==> flow/design.v <==
module MemControl (PReady, MStrobe, MemWrite, clk, reset);
   input MStrobe;    
   input MemWrite;   
   input clk;        
   input reset;      
   output PReady;    
   wire [7:0] WSCLoadVal;
   wire       CtrSig;
   wire       LdCtr;
   wire       Trigger;   
   reg [2:0] OutputLogic;   
   parameter [2:0] 
     Idle       = 3'b000,
     ReadStart  = 3'b011,
     ReadMem    = 3'b001,
     ReadData   = 3'b010,
     WriteStart = 3'b110,
     WriteMem   = 3'b100,
     WriteData  = 3'b111; 
   reg [2:0]  CURRENT_STATE;
   reg [2:0]  NEXT_STATE;
   assign WSCLoadVal = 8'h10;  
   wait_state WaitStateCtr (LdCtr, WSCLoadVal, Trigger, clk);
   assign {PReady, LdCtr} = OutputLogic;
   always @(negedge clk)
     begin
	if (reset == 1'b1)	
	  CURRENT_STATE <= Idle;
	else
	  CURRENT_STATE <= NEXT_STATE;
     end
   always @(CURRENT_STATE or MStrobe or MemWrite or Trigger)
     begin
 	case(CURRENT_STATE)
	  Idle:
	    begin
	       if (MStrobe == 1'b0)
		 NEXT_STATE <= Idle;
	       else if (MemWrite == 1'b1)
		 NEXT_STATE <= WriteStart;
	       else if (MemWrite == 1'b0)
		 NEXT_STATE <= ReadStart;
	       else
		 NEXT_STATE <= Idle;
	       OutputLogic = 2'b01;
	    end  
	  ReadStart:
	    begin
               NEXT_STATE <= ReadMem;
               OutputLogic = 2'b10;
            end
	  ReadMem:
	    begin
	       if (Trigger == 1'b0)
		 NEXT_STATE <= ReadMem;
	       else 
		 NEXT_STATE <= ReadData;
	       OutputLogic = 2'b10;
	    end
	  ReadData:
	    begin
	       NEXT_STATE <= Idle;
	       OutputLogic = 2'b10;
	    end
	  WriteStart:
	    begin
	      NEXT_STATE <= WriteMem;
	      OutputLogic = 2'b10;
	    end
	  WriteMem:
	    begin
	       if (Trigger == 1'b0)
		 NEXT_STATE <= WriteMem;
	       else 
		 NEXT_STATE <= WriteData;
	       OutputLogic = 2'b10;
	    end	  
	  WriteData:
	    begin
	       NEXT_STATE <= Idle;
	       OutputLogic = 2'b10;
	    end
	  default:
	    begin
	       NEXT_STATE <= Idle;
	       OutputLogic = 2'b00;
	    end
	endcase  
     end  
endmodule  
module wait_state (Load, LoadValue, Sig, clk);
   input           Load;
   input [7:0] 	   LoadValue;
   output          Sig;
   input           clk;
   reg [7:0] 	   count;
   assign Sig = count == 8'h0;
   always @(posedge clk) 
     begin
	if (Load)
	  count = LoadValue;
	else
	  count = count - 8'b1;
     end
endmodule  
# == From RTL to reports: MemControl ==
# Tool output for the design above, in the order of the flow.
# Line numbers count from 1 in the design file above.
# Cell names lack the library's common part.
# Not given: n/a
# inputs
design,MemControl
clk_port,clk
library,sky130hd
corner,tt_025C_1v80

# == After elaboration ==
# Yosys after proc, flatten, opt, wreduce and memory -nomap, before mapping. Enables and synchronous resets that opt folds into registers are not counted as muxes. Memory bits, and registers merged into a memory's read port (data or address), are not among the register bits. Print and check cells are not counted. Equal cells are merged and count once.
# bits
regBits,11
out_inout_bits,1
wordCells,18
# classes
n_addsub,1
n_eq,6
n_mux,6
n_reduce_logical,3
# ops
cell,n
3-bit parallel mux with 5-bit select,1
3-bit == test with constant B,3
8-bit by 1-bit subtractor with 8-bit output with constant B,1
8-bit zero test,1
3-bit by 2-bit == test with 1-bit output with constant B,2
6-bit OR reduction,1
3-bit two-way mux,2
2-bit parallel mux with 2-bit select,1
2-bit two-way mux,2
3-bit by 1-bit == test with 1-bit output with constant B,1
3-bit zero test,1

# == Longest topological paths ==
# Depth = most cells in a row (Yosys ltp): at word level without a register or memory, in the mapped netlist without a sequential cell, where the memories' decode and read muxes count.
# depth
depth_word,3
abc_area,1
depth_mapped,7
mapped_depth_nobuf,7

# == After synthesis ==
# Source: synth_stat.txt of the flow (Yosys; design flattened, memories mapped). It holds for the ABC_AREA given above (unset counts as 0); a run with the other value may have another netlist.
# types
type,n
dfxtp_1,15
inv_1,17
nor2_1,16
nand2_1,13
nand3_1,7
ha_1,2
a21oi_1,3
o21ai_0,3
nand2_2,2
nand3_2,1
o21ai_1,2
o21a_1,1
nor2_2,1
nor4_1,1
nor3_1,1
inv_2,1
# mapped
cells,86
mapped_area_mm2,0.0006243
seq_area_mm2,0.0003003
ffs,15
buf_cells,0

# Top module MemControl; platform sky130hd; tools Yosys and OpenROAD; 2 stored runs in no particular order. Input and output delays are each 20% of the period that was set; the output load is 0.01 pF.
# "power_total_uw" rests on the timing tool's default activity at the inputs, not on a simulated workload.
# A setting shown as . is not set for that run.
# Among the results, . means that no value is shown for the run.
item,flow run 1,flow run 2
period_ns,1.87,2.63
CORE_UTILIZATION,32,64
SETUP_SLACK_MARGIN,0.35,0.76
HOLD_SLACK_MARGIN,0.27,.
CORE_ASPECT_RATIO,1.45,.
CORE_MARGIN,3,5
CELL_PAD_IN_SITES_GLOBAL_PLACEMENT,1,.
ABC_AREA,1,0
CTS_CLUSTER_SIZE,45,.
CAP_MARGIN,5,20
MAX_ROUTING_LAYER,met5,met5
SLEW_MARGIN,20,20
PLACE_DENSITY_LB_ADDON,.,0.03
GPL_ROUTABILITY_DRIVEN,.,1
CTS_CLUSTER_DIAMETER,.,118
finish.stdcell_area_mm2,0.000991,.
final_setup_ws_ps,-576,.
yosys_chip_area_mm2,0.0006243,.
design.die.area_mm2,0.0025262,.
power_total_uw,927.2,.
# Flow run 2: no final report: clock tree synthesis broke off with DPL-0038
